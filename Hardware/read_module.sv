==> flow/design.v <==
module read_module
    #(  parameter DATA_WIDTH = 32,                                                   
        parameter ADDR_WIDTH = 32,                                                   
        parameter KERNEL_ADDR = 32'hB000_0000,                                       
        parameter IMAGE_ADDR = 32'hB000_0024,                                        
        parameter PIXEL_SIZE = 8,                                                    
        parameter KERNEL_SIZE = 9,                                                   
        parameter KERNEL_WIDTH = 12,
        parameter IMAGE_SIZE = 784,   
        parameter TOT_NUM_IMAGES = 4                                                 
    )(
        input logic clk,
        input logic reset,
        output logic [ADDR_WIDTH-1:0] bram_addr,                                     
        input logic [DATA_WIDTH-1:0] bram_data,                                      
        input logic read_kernel,                                                     
        output logic [KERNEL_SIZE-1:0][KERNEL_WIDTH-1:0] kernel,                     
        input logic read_image,                                                      
        output logic [PIXEL_SIZE-1:0] pixel,                                         
        output logic pixel_valid,                                                    
        input logic interrupt);                                                      
        logic [ADDR_WIDTH-1:0] next_bram_addr;                                      
        logic [KERNEL_SIZE-1:0][DATA_WIDTH-1:0] next_kernel;
        logic prev_read_kernel, prev_read_image;                     
        logic [7:0]  kernel_count, next_kernel_count;
        logic [7:0]  image_count, next_image_count;
        logic [9:0]  pixel_count, next_pixel_count;
        logic [1:0]  index_count, next_index_count;
        typedef enum {idle, start_reading_kernel1, start_reading_kernel2, reading_kernel, start_reading_image1, start_reading_image2, reading_image, interruption} state_types;
        state_types state, next_state;                                              
        always_ff @(posedge clk, posedge reset)
            if (reset) begin
                state <= idle;
            end
            else if (interrupt) begin                                                
                state <= interruption;
            end
            else begin
                state <= next_state;
            end
        always_ff @(posedge clk, posedge reset)
            if (reset) begin                                                         
                kernel_count <= 0;
                pixel_count <= 0;
                image_count <= 0;
                index_count <= 0;
            end
            else if (interrupt) begin                                                
                kernel_count <= kernel_count;
                pixel_count <= pixel_count;
                image_count <= image_count;
                index_count <= next_index_count;
            end else begin
                kernel_count <= next_kernel_count;
                pixel_count <= next_pixel_count;
                image_count <= next_image_count;
                index_count <= next_index_count;
            end
               always_ff @(posedge clk, posedge reset)
            if (reset) begin
                prev_read_kernel <= 0;
                prev_read_image <= 0;  
            end
            else begin
                prev_read_kernel <= read_kernel;
                prev_read_image <= read_image; 
            end 
        always_ff @(posedge clk, posedge reset)
            if (reset) begin
                bram_addr <= 0;                                           
                kernel <= 0;
            end
            else if (interrupt) begin                                                
                bram_addr <= bram_addr;                                           
                kernel <= kernel; 
            end else begin
                bram_addr <= next_bram_addr;                                           
                kernel <= next_kernel;
            end
       always_comb begin
            next_bram_addr = bram_addr;
            next_kernel = kernel;
            next_kernel_count = kernel_count;
            next_pixel_count = pixel_count;
            next_image_count = image_count;
            next_index_count = index_count;
            next_state = state;
            unique case (state)
                idle: begin                                                          
                    pixel = 1'b0;                                                    
                    pixel_valid = 1'b0;
                    next_kernel_count = 0;                                           
                    next_pixel_count  = 0;
                    next_image_count  = 0;   
                    if ((read_kernel == 1) && (prev_read_kernel == 0)) begin         
                        next_state = start_reading_kernel1;
                    end else if ((read_image == 1) && (prev_read_image == 0)) begin  
                        next_state = start_reading_image1;
                    end
                end
                start_reading_kernel1: begin                                          
                    pixel = 1'b0;                                                    
                    pixel_valid = 1'b0;
                    next_bram_addr = KERNEL_ADDR;   	                             
                    next_kernel_count = 0;                                           
                    next_pixel_count  = 0;
                    next_image_count  = 0;  
                    next_index_count  = 0;  
                    next_state = start_reading_kernel2;
                end
                start_reading_kernel2: begin                                          
                    pixel = 1'b0;                                                    
                    pixel_valid = 1'b0;
                    next_bram_addr = KERNEL_ADDR + 4;                                    
                    next_kernel_count = 0;                                           
                    next_pixel_count  = 0;
                    next_image_count  = 0;  
                    next_index_count  = 0;  
                    next_state = reading_kernel;
                end
                reading_kernel: begin                                                
                    pixel = 1'b0;                                                    
                    pixel_valid = 1'b0;
                    next_bram_addr = bram_addr + 4;                                  
                    next_kernel[kernel_count] = bram_data[31:20];                    
                    next_kernel[kernel_count+1] = bram_data[15:4];
                    next_kernel_count = kernel_count + 2;                            
                    next_pixel_count  = 0;                                           
                    next_image_count  = 0;    
                    next_index_count  = 0;
                    if (kernel_count == (KERNEL_SIZE - 1)) begin
                        next_state = idle;                                           
                    end else begin
                        next_state = reading_kernel;
                    end
                end
                start_reading_image1: begin                                           
                    pixel = 1'b0;                                                    
                    pixel_valid = 1'b0;
                    next_bram_addr = IMAGE_ADDR;                                     
                    next_kernel_count = 0;                                           
                    next_pixel_count  = 0;
                    next_image_count  = 0;    
                    next_state = start_reading_image2;                               
                end
                start_reading_image2: begin                                           
                    pixel = 1'b0;                                                    
                    pixel_valid = 1'b0;
                    next_bram_addr = IMAGE_ADDR;                                     
                    next_kernel_count = 0;                                           
                    next_pixel_count  = 0;
                    next_image_count  = 0;    
                    next_state = reading_image;                                      
                end
                reading_image: begin                                                 
                    case (index_count) 
                        0: begin pixel = bram_data[31:24];  end
                        1: begin pixel = bram_data[23:16];  end
                        2: begin pixel = bram_data[15:8];  end
                        3: begin pixel = bram_data[7:0];  end
                    endcase
                    pixel_valid = 1'b1;                                              
                    if (index_count == 2) begin
                        next_bram_addr = bram_addr + 4;                              
                    end
                    next_kernel_count = 0;                                           
                    next_index_count = index_count + 1;
                    if (pixel_count == (IMAGE_SIZE -1)) begin                        
                        next_image_count = image_count + 1;                         
                        next_pixel_count = 0;                            
                    end else begin
                        next_pixel_count  = pixel_count + 1;
                    end
                    if (image_count == (TOT_NUM_IMAGES)) begin                       
                        next_state = idle;                                          
                    end else begin
                        next_state = reading_image;
                    end
                end
                interruption: begin                                                  
                    pixel = 0;                                                       
                    pixel_valid = 1'b0;                                              
                    if (!interrupt) begin                                            
                        next_state = reading_image;
                        if (index_count == 3) begin                                  
                            next_bram_addr = bram_addr + 4;
                            next_index_count = index_count;
                        end
                    end else begin
                        next_state = interruption;
                    end
                end
            endcase
        end
endmodule
# Reports on read_module
# The steps from the RTL of read_module to its reports follow in flow order.
# Lines are those of the file above, counted from 1.
# Operators: Yosys type, input widths -> output width; for muxes data width and select width s.
# Cell names lack the library's common part.
# Not given: -
# inputs
top_module	read_module
clock_port	clk
lib	sky130hd
pvt_corner	tt_025C_1v80

# After elaboration
# Source: Yosys, flattened and elaborated, memories not mapped. Widths are those after wreduce. Registers that Yosys merges into a memory's read port (data or address) are not register bits. Print and check cells do not count. Equal cells are merged and count once.
# bits
regBits	202
input_bits	37
output_inout_bits	149
word_cells	85
# classes
n_addsub	8
equal	17
n_shift	4
mux	19
logic	12
reduce_logical	16
# ops
operator	count
$pmux 32 s7	1
$and 108x108->108	2
$or 108x108->108	2
$not 108->108	2
$shift 12x33->108	2
$shift 32x33->108 const A	2
$pmux 108 s2	1
$pmux 32 s6	1
$mux 32	5
$eq 32x3->1 const B	4
$eq 32x2->1 const B	2
$pmux 8 s2	3
$neg 13->33	1
$neg 14->33	1
$eq 32x1->1 const B	1
$add 32x3->32 const B	1
$logic_not 32->1	1
$pmux 8 s4	1
$pmux 10 s2	1
$reduce_or 7->1	2
$reduce_or 6->1	2
$add 10x1->10 const B	1
$eq 10x10->1 const B	1
$mux 10	1
$add 8x1->9 const B	1
$add 8x1->8 const B	1
$add 8x2->8 const B	1
$eq 8x3->1 const B	1
# Not listed: further kinds 20, cells in them 31.

# Logic depth
# Longest topological path by Yosys (ltp), each cell counted once; first at word level (registers and memories cut), then after technology mapping (sequential cells cut; the memories' decode and read muxes count).
# depth
word_depth	8
ABC_AREA	0
mapped_depth	11
mapped_depth_nobuf	9

# Mapped cells and area
# Source: synth_stat.txt of the flow (Yosys; design flattened, memories mapped). It holds for the ABC_AREA given above (unset counts as 0); a run with the other value may have another netlist.
# mapped
cell_count	705
yosys_area_mm2	0.0076248
seq_area_mm2	0.0043805
ff_cells	175
n_buf	36
# by_type
cell_type	count	area_total_um2
dfrtp_1	174	4.35E+03
nor2b_1	47	294.032
o21ai_0	51	255.245
nor2_1	63	236.477
nand2_1	58	217.709
and2_1	29	181.424
mux2_2	16	180.173
xnor2_1	19	166.41
ha_1	13	162.656
mux2_4	10	150.144
nand3_1	29	145.139
xor2_1	15	131.376
nand2b_1	16	100.096
nand4_1	16	100.096
clkbuf_1	23	86.333
nor3_1	17	85.082
a222oi_1	8	80.077
nor4_1	12	75.072
# Other cell types: 31; their cells: 89.

# Path before layout
# Source: OpenSTA report_checks on the synthesized netlist (no wires, ideal clock, input and output delay 20% of the period each), path of least setup slack; recovery checks are left aside. Register names are those of the netlist, which keeps one name where synthesis merged equal registers.
# synth_path
path_kind	reg2reg
startpoint	register kernel_count[1]
endpoint	register kernel
clock_period_ns	3.31
setup_time_ns	0.125
arrival_ns	2.647
setup_slack_ns	0.538
path_delay_ns	2.772
path_stages	12
n_path_buf	2
period_less_setup_slack_ns	2.772
# "path_delay_ns" = arrival - input delay + setup time.
# "path_stages" counts driving pins, that of a launching flip-flop among them; a cell with two outputs on the path counts twice.
# "period_less_setup_slack_ns" = period - worst setup slack (recovery checks aside). The figure is calculated, with input and output delays left at 20% of the set period.
# Where an end lacks its bit number, it is one bit of the signal, or one of the new flip-flops if synthesis recoded a state register.
# Between the ends stands the longest chain of elaborated cells between them, by number of cells; it is not shown to be the way that was timed. Of several equally long chains one is given.
# A line is the first line of the expression or statement that the cell stems from. Yosys adds cells for indexed reads and writes and turns some case tables into memories.
# At most two assigning lines are given for a register; there are more.
# synth_via
path_cell_list	dfrtp_1 > buf_2 > inv_1 > ha_1 > and2_1 > ha_1 > or4b_1 > o21ai_1 > nand4_1 > nor3_2 > buf_6 > mux2_2
elab_chain_len	8
cells_between	14
lines_between	3
# synth_lines
element	line	source
start: declaration	25	logic [7:0]  kernel_count, next_kernel_count;
start: assignment	49	kernel_count <= kernel_count;
start: assignment	54	kernel_count <= next_kernel_count;
$neg 13->33	125	next_kernel[kernel_count] = bram_data[31:20];
$shift 32x33->108	125
$not 108->108	125
$and 108x108->108	125
$or 108x108->108	125
$and 108x108->108	126	next_kernel[kernel_count+1] = bram_data[15:4];
$or 108x108->108	126
$pmux 108 s2	88	unique case (state)
end: assignment	75	kernel <= kernel;
end: assignment	78	kernel <= next_kernel;
end: declaration	17	output logic [KERNEL_SIZE-1:0][KERNEL_WIDTH-1:0] kernel,

# Worst path after layout
# From the final timing report of run A: the path of least setup slack in the routed layout; clock arrival at registers is part of the times.
# layout_path
path_kind	reg2reg
startpoint	register kernel_count[6]
endpoint	register kernel
clock_period_ns	2.13
setup_time_ns	0.11
arrival_ns	3.01
setup_slack_ns	-0.56
path_stages	12
n_path_buf	3
# Where an end lacks its bit number, it is one bit of the signal, or one of the new flip-flops if synthesis recoded a state register.
# At most two assigning lines are given for a register; there are more.
# layout_via
path_cell_list	dfrtp_1 > nor4_2 > and2_1 > ha_4 > or4b_4 > o21ai_2 > buf_4 > nand4_4 > nor3_4 > buf_6 > clkbuf_16 > mux2_4
# layout_lines
element	line	source
start: declaration	25	logic [7:0]  kernel_count, next_kernel_count;
start: assignment	49	kernel_count <= kernel_count;
start: assignment	54	kernel_count <= next_kernel_count;
end: assignment	75	kernel <= kernel;
end: assignment	78	kernel <= next_kernel;
end: declaration	17	output logic [KERNEL_SIZE-1:0][KERNEL_WIDTH-1:0] kernel,
# No chain of elaborated cells between the ends is given.

# Measured results for read_module: 2 stored runs of the Yosys and OpenROAD flow on sky130hd. The settings differ; the order carries no meaning. The constraints put input and output delay at 20% of the set period each and load the outputs with 0.01 pF.
# "achievedPeriod_ns" = clock period - worst setup slack. The figure is calculated, with input and output delays left at 20% of the set period.
# "worst_path_time_ns" means the part of the period allowed to the worst setup path (the constraints hold back 20% at inputs and 20% at outputs) less its slack; where the path has registers, the arrival times of their clocks count too.
# By "design_power_uw" is meant OpenSTA's value without simulated activity: inputs other than the clock are taken to toggle once in ten clock periods, and the tool carries that through the logic.
# Among the settings, -- means not set for that run.
stored run	period_ns	CORE_UTILIZATION	SETUP_SLACK_MARGIN	PLACE_DENSITY_LB_ADDON	CORE_ASPECT_RATIO	CELL_PAD_IN_SITES_GLOBAL_PLACEMENT	TNS_END_PERCENT	CAP_MARGIN	MIN_ROUTING_LAYER	MAX_ROUTING_LAYER	CORE_MARGIN	SLEW_MARGIN	PLACE_DENSITY	HOLD_SLACK_MARGIN	GPL_TIMING_DRIVEN	design_power_uw	achievedPeriod_ns	worstSetupSlack_ns	fin_tns_ns	yosys_chip_area_mm2	worst_path_time_ns	worst_setup_path_type	design_die_area_mm2	layout_stdcell_area_mm2	worst_hold_slack_ns	fin_util_pct
run A	2.13	45	0.25	0.1	1.16	2	90	20	met1	met4	2	20	--	--	--	9581	2.694	-0.564	-31.725	0.0076248	2.69	reg2reg	0.0180042	0.0117488	0.464	70.3
run B	3.52	43	--	--	0.7	0	--	0	--	--	4	20	0.82	0.09	0	5597	3.332	0.188	0.000	0.0076248	2.63	reg2out	0.0199606	0.0104813	0.488	60.7
