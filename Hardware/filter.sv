==> flow/design.v <==
module filter (
  input logic                  clk_i,
  input logic                  rst_ni,
  input  logic [2:0][2:0][7:0] pixel_i,
  input logic [2:0][2:0][15:0] k,  
  input logic                  data_valid,
  output logic [7:0]           pixel_o,
  output logic                 output_valid
);
  logic [7:0] conv_p;
  grayscale_conv pixel_conv (
    .clk_i   (clk_i),
    .rst_ni  (rst_ni),
    .data_valid(data_valid),
    .pixel_i (pixel_i),
    .k_i     (k),
    .pixel_o (conv_p),
    .output_valid(output_valid)
    );
  always_comb begin
    pixel_o = conv_p;
  end
endmodule  
module grayscale_conv #(
  parameter width = 16,
  parameter input_width = 8  
  )(
  input logic                  clk_i,
  input logic                  rst_ni,
  input logic [2:0][2:0][input_width-1:0]  pixel_i,  
  input logic [2:0][2:0][width-1:0] k_i,      
  input logic                  data_valid,
  output logic [7:0]           pixel_o,   
  output logic                 output_valid
);
  localparam PIXEL_WIDTH = 8;
  localparam MULTIPLICATION_WIDTH = 20;
  localparam ACCUMULATOR_WIDTH = 24;
  localparam DECIMAL_WIDTH = 4;
  logic [2:0][2:0][MULTIPLICATION_WIDTH-1:0] mul_q, mul_d;
  const logic [MULTIPLICATION_WIDTH-PIXEL_WIDTH-1:0] MUL_PREFIX = '0;  
  always_comb begin
    for (int x = 0; x < 3; x++) begin
      for (int y = 0; y < 3; y++) begin
        mul_d[x][y] = $signed(k_i[x][y]) * $signed({MUL_PREFIX, pixel_i[x][y]});
      end
    end
  end
  logic mul_data_valid;
  always_ff @(posedge clk_i or negedge rst_ni) begin
    if (~rst_ni) begin
      mul_q <= '0;
      mul_data_valid <= 1'b0;
    end else begin
      mul_q <= mul_d;
      mul_data_valid <= data_valid;   
    end
  end
  logic [ACCUMULATOR_WIDTH-1:0] acc_q, acc_d;
  always_comb begin
    acc_d  = (($signed(mul_q[0][0]) + $signed(mul_q[0][1]))  +
               ($signed(mul_q[0][2])  + $signed(mul_q[1][0]))) +
               (($signed(mul_q[1][1]) + $signed(mul_q[1][2]))  +
               ($signed(mul_q[2][0])  + $signed(mul_q[2][1]))) +
               $signed(mul_q[2][2]);
  end
  always_ff @(posedge clk_i or negedge rst_ni) begin
    if (~rst_ni) begin
      acc_q <= '0;
      output_valid <= 1'b0;
    end else begin
      acc_q <= acc_d;
      output_valid <= mul_data_valid;
    end
  end
  logic [ACCUMULATOR_WIDTH-DECIMAL_WIDTH-1:0] int_round_p;
  always_comb begin
    int_round_p = acc_q >> DECIMAL_WIDTH;
  end
  always_comb begin 
    pixel_o = ($signed(int_round_p) < 8'h00) ? 8'h00 : ((int_round_p > 8'hFF) ? 8'hFF : int_round_p);  
  end
endmodule : grayscale_conv
# Tool chain data of filter
# Tool output for the design above, in the order of the flow.
# Lines are those of the file above, counted from 1.
# Cell names lack the library's common part.
# Not given: -
[inputs]
design = "filter"
clk_port = "clk_i"
library = "sky130hd"
lib_corner = "tt_025C_1v80"

# After elaboration
# Yosys after proc, flatten, opt, wreduce and memory -nomap, before mapping. Enables and synchronous resets that opt folds into registers are not counted as muxes. Memory bits, and registers merged into a memory's read port (data or address), are not among the register bits. Print and check cells are not counted. Equal cells are merged and count once.
[classes]
n_cmp = 2
addsub = 8
multipliers = 9
n_mux = 2
[op_table]
columns = ["operator", "n"]
rows = [
  ["16-bit by 9-bit multiplier with 20-bit output", 9],
  ["20-bit by 20-bit adder with 21-bit output", 4],
  ["24-bit adder", 3],
  ["24-bit by 20-bit adder with 24-bit output", 1],
  ["20-bit by 1-bit < comparator with 1-bit output (second input constant)", 1],
  ["20-bit by 8-bit greater-than comparator with 1-bit output (second input constant)", 1],
  ["8-bit 2-to-1 mux", 2],
]
[word_totals]
ff_bits = 206
inputBits = 219

# Longest topological paths
# Longest topological path by Yosys (ltp), each cell counted once; first at word level (registers and memories cut), then after technology mapping (sequential cells cut; the memories' decode and read muxes count).
[depth]
ltp_word = 4
ABC_AREA = 0
depth_mapped = 26
depth_no_buf = 25

# Netlist
# The flow's flattened synthesis, as Yosys stat reports it; memories are mapped. The netlist is that of the ABC_AREA named above (0 if unset); the other value can give another one.
# Totals and module areas in this step are rounded.
[mapped]
cell_count = 4941
mapped_area_um2 = 45000
ffs = 202
[types]
columns = ["type", "n", "area_total_um2"]
rows = [
  ["fa_1", 815, 1.63E+04],
  ["ha_1", 453, 5.67E+03],
  ["dfrtp_1", 202, 5.05E+03],
  ["and2_1", 664, 4.15E+03],
  ["inv_1", 1105, 4.15E+03],
  ["xnor2_1", 234, 2.05E+03],
  ["nand2_1", 520, 1.95E+03],
  ["a21oi_1", 116, 580.557],
  ["xor2_1", 58, 507.987],
  ["nor2_1", 135, 506.736],
  ["o21ai_0", 96, 480.461],
  ["nor3_1", 71, 355.341],
  ["a21o_1", 43, 322.81],
  ["clkbuf_1", 76, 285.274],
  ["a211oi_1", 31, 232.723],
  ["nor2b_1", 34, 212.704],
  ["nand3_1", 40, 200.192],
  ["o21bai_1", 24, 180.173],
]
# Other cell types: 55; their cells: 224.
# The figures by module come from a second, unflattened synthesis with its own total; it is not the netlist above.
[unflattened]
cells_unflattened = 4713
area_unflattened_um2 = 43000
# Rows give one instance, submodules left out.
[modules]
columns = ["module", "area_um2", "n_inst", "cells"]
rows = [
  ["grayscale_conv", 43000, 1, 4713],
  ["filter", 0.0, 1, 0],
]

# Path before layout
# OpenSTA on the mapped netlist: ideal clock, no wires. The path of least setup slack (recovery checks aside). Input and output delay are each 20% of the period. Register names are those of the netlist, which keeps one name where synthesis merged equal registers.
[synth_path]
path_type = "register -> register"
from = "register pixel_conv.mul_q"
to = "register pixel_conv.acc_q[23]"
path_slack_ps = 864
arrival_time_ps = 5603
period_ps = 6600
required_ps = 6466
path_delay_ps = 5737
driving_pins = 26
setup_time_ps = 134
period_less_setup_slack_ps = 5736
# "path_delay_ps" is the arrival time less input delay plus setup time.
# "driving_pins": output pins that drive a net of the path, with the launching flip-flop's if there is one; two outputs of one cell count as two.
# "period_less_setup_slack_ps" is the clock period less the worst setup slack; recovery checks do not enter. This is arithmetic on one report: input and output delays are still those of the set period (20% each).
# Where an end lacks its bit number, it is one bit of the signal, or one of the new flip-flops if synthesis recoded a state register.
# The rows between start and end are the longest chain of elaborated cells between them; the timing report does not say that the signal goes this way. Where chains are equally long, one stands for them.
# Each line given opens the expression or statement behind the cell; cells for indexed reads and writes are added by Yosys, which also makes memories of some case tables.
[synth_via]
cell_sequence = "dfrtp_1 ha_1 fa_1 a211oi_1 o21bai_1 a31oi_1 o21ai_0 o41ai_2 o21ai_1 a21oi_1 xnor2_1 fa_1 inv_1 fa_1 fa_1 inv_1 ha_1 buf_6 a21o_1 a21o_1 a211o_1 a21o_1 a21o_1 a31oi_1 o41ai_1 xnor2_1"
elab_chain_cells = 4
cells_between = 4
cone_lines = 2
classes_between = "4 x add/sub"
[synth_rtl]
columns = ["element", "line_no", "text"]
rows = [
  ["start: declaration", 40, "logic [2:0][2:0][MULTIPLICATION_WIDTH-1:0] mul_q, mul_d;"],
  ["start: assignment", 52, "mul_q <= '0;"],
  ["start: assignment", 55, "mul_q <= mul_d;"],
  ["20-bit by 20-bit adder with 21-bit output", 62, "($signed(mul_q[0][2])  + $signed(mul_q[1][0]))) +"],
  ["24-bit adder x2", 61, "acc_d  = (($signed(mul_q[0][0]) + $signed(mul_q[0][1]))  +"],
  ["24-bit by 20-bit adder with 24-bit output", 61, ""],
  ["end: assignment", 69, "acc_q <= '0;"],
  ["end: assignment", 72, "acc_q <= acc_d;"],
  ["end: declaration", 59, "logic [ACCUMULATOR_WIDTH-1:0] acc_q, acc_d;"],
]

# Timing after layout
# Path of least setup slack in the final report of run 1 (OpenROAD, finished layout, wires in). Where an end is a register, its clock arrival counts in the times.
# The report prints the path's times to 10 ps; the period is as set.
[layout_path]
path_type = "register -> register"
from = "register pixel_conv.mul_q"
to = "register pixel_conv.acc_q[21]"
required_ps = 6950
driving_pins = 24
setup_time_ps = 60
path_slack_ps = 300
arrival_time_ps = 6650
period_ps = 6470
# Where an end lacks its bit number, it is one bit of the signal, or one of the new flip-flops if synthesis recoded a state register.
# The rows between start and end are the longest chain of elaborated cells between them; the timing report does not say that the signal goes this way. Where chains are equally long, one stands for them.
[layout_via]
cell_sequence = "dfrtp_1 ha_1 inv_1 fa_1 nor2b_1 o21ai_0 a21boi_1 o31a_1 o21ai_0 a21oi_1 or4b_2 nand3_1 fa_1 inv_1 fa_1 fa_1 inv_1 ha_1 nand4_1 nor3_2 o21a_1 o21ai_1 o41ai_1 o211a_1"
elab_chain_cells = 4
cells_between = 4
cone_lines = 2
classes_between = "4 x add/sub"
[layout_rtl]
columns = ["element", "line_no", "text"]
rows = [
  ["start: declaration", 40, "logic [2:0][2:0][MULTIPLICATION_WIDTH-1:0] mul_q, mul_d;"],
  ["start: assignment", 52, "mul_q <= '0;"],
  ["start: assignment", 55, "mul_q <= mul_d;"],
  ["20-bit by 20-bit adder with 21-bit output", 63, "(($signed(mul_q[1][1]) + $signed(mul_q[1][2]))  +"],
  ["24-bit adder", 63, ""],
  ["24-bit adder", 61, "acc_d  = (($signed(mul_q[0][0]) + $signed(mul_q[0][1]))  +"],
  ["24-bit by 20-bit adder with 24-bit output", 61, ""],
  ["end: assignment", 69, "acc_q <= '0;"],
  ["end: assignment", 72, "acc_q <= acc_d;"],
  ["end: declaration", 59, "logic [ACCUMULATOR_WIDTH-1:0] acc_q, acc_d;"],
]

Memo
Re: implementation data of filter

Record of 2 stored runs of the RTL-to-layout flow on filter, platform sky130hd. The runs are unordered. Constraints: input delay and output delay 20% of the set period each, output load 0.01 pF.
"timing.worst_path_ps" means the part of the period allowed to the worst setup path (the constraints hold back 20% at inputs and 20% at outputs) less its slack; where the path has registers, the arrival times of their clocks count too.
"timing.worst_path_ps" is known to 10 ps.
The results are shown rounded.

# run 1
==> flow/run.sh <==
#!/bin/bash
# the make line also repeats the synthesis and layout settings of config.mk as NAME=value (left out here)
make -C /OpenROAD-flow-scripts/flow DESIGN_CONFIG=/design/flow/config.mk WORK_HOME=/design/flow/orfs CLKGATE_MAP_FILE= finish
==> flow/config.mk <==
export PLATFORM = sky130hd
export DESIGN_NAME = filter
export DESIGN_NICKNAME = filter
export VERILOG_FILES = /design/flow/design.v
export SDC_FILE = /design/flow/constraint.sdc
export NUM_CORES = 4
export LEC_CHECK = 0
export CAP_MARGIN = 20
export CORE_MARGIN = 2
export CORE_UTILIZATION = 40
export SETUP_SLACK_MARGIN = -0.32
export SLEW_MARGIN = 20
==> flow/constraint.sdc <==
create_clock -name core_clock -period 6.47 [get_ports {clk_i}]
set_input_delay 1.2940 -clock core_clock [delete_from_list [all_inputs] [get_ports {clk_i}]]
set_output_delay 1.2940 -clock core_clock [all_outputs]
set_load 0.01 [all_outputs]

==> run 1: results <==
synthArea_um2=45000
fin_ws_ps=300
timing.worst_path_ps=6170
critical_path_type="register -> register"
fin_tns_ps=0
final_stdcell_area_um2=50000
dieArea_um2=120000

# run 2
==> flow/run.sh <==
#!/bin/bash
# the make line also repeats the synthesis and layout settings of config.mk as NAME=value (left out here)
make -C /OpenROAD-flow-scripts/flow DESIGN_CONFIG=/design/flow/config.mk WORK_HOME=/design/flow/orfs CLKGATE_MAP_FILE= finish
==> flow/config.mk <==
export PLATFORM = sky130hd
export DESIGN_NAME = filter
export DESIGN_NICKNAME = filter
export VERILOG_FILES = /design/flow/design.v
export SDC_FILE = /design/flow/constraint.sdc
export NUM_CORES = 4
export LEC_CHECK = 0
export ABC_AREA = 1
export CAP_MARGIN = 20
export CELL_PAD_IN_SITES_DETAIL_PLACEMENT = 1
export CORE_MARGIN = 6
export CORE_UTILIZATION = 48
export MIN_ROUTING_LAYER = met1
export PLACE_DENSITY = 0.66
export SETUP_SLACK_MARGIN = 0.72
export SLEW_MARGIN = 5
==> flow/constraint.sdc <==
create_clock -name core_clock -period 4.76 [get_ports {clk_i}]
set_input_delay 0.9520 -clock core_clock [delete_from_list [all_inputs] [get_ports {clk_i}]]
set_output_delay 0.9520 -clock core_clock [all_outputs]
set_load 0.01 [all_outputs]

==> run 2: results <==
outcome="no results, routing failed with GRT-0232"
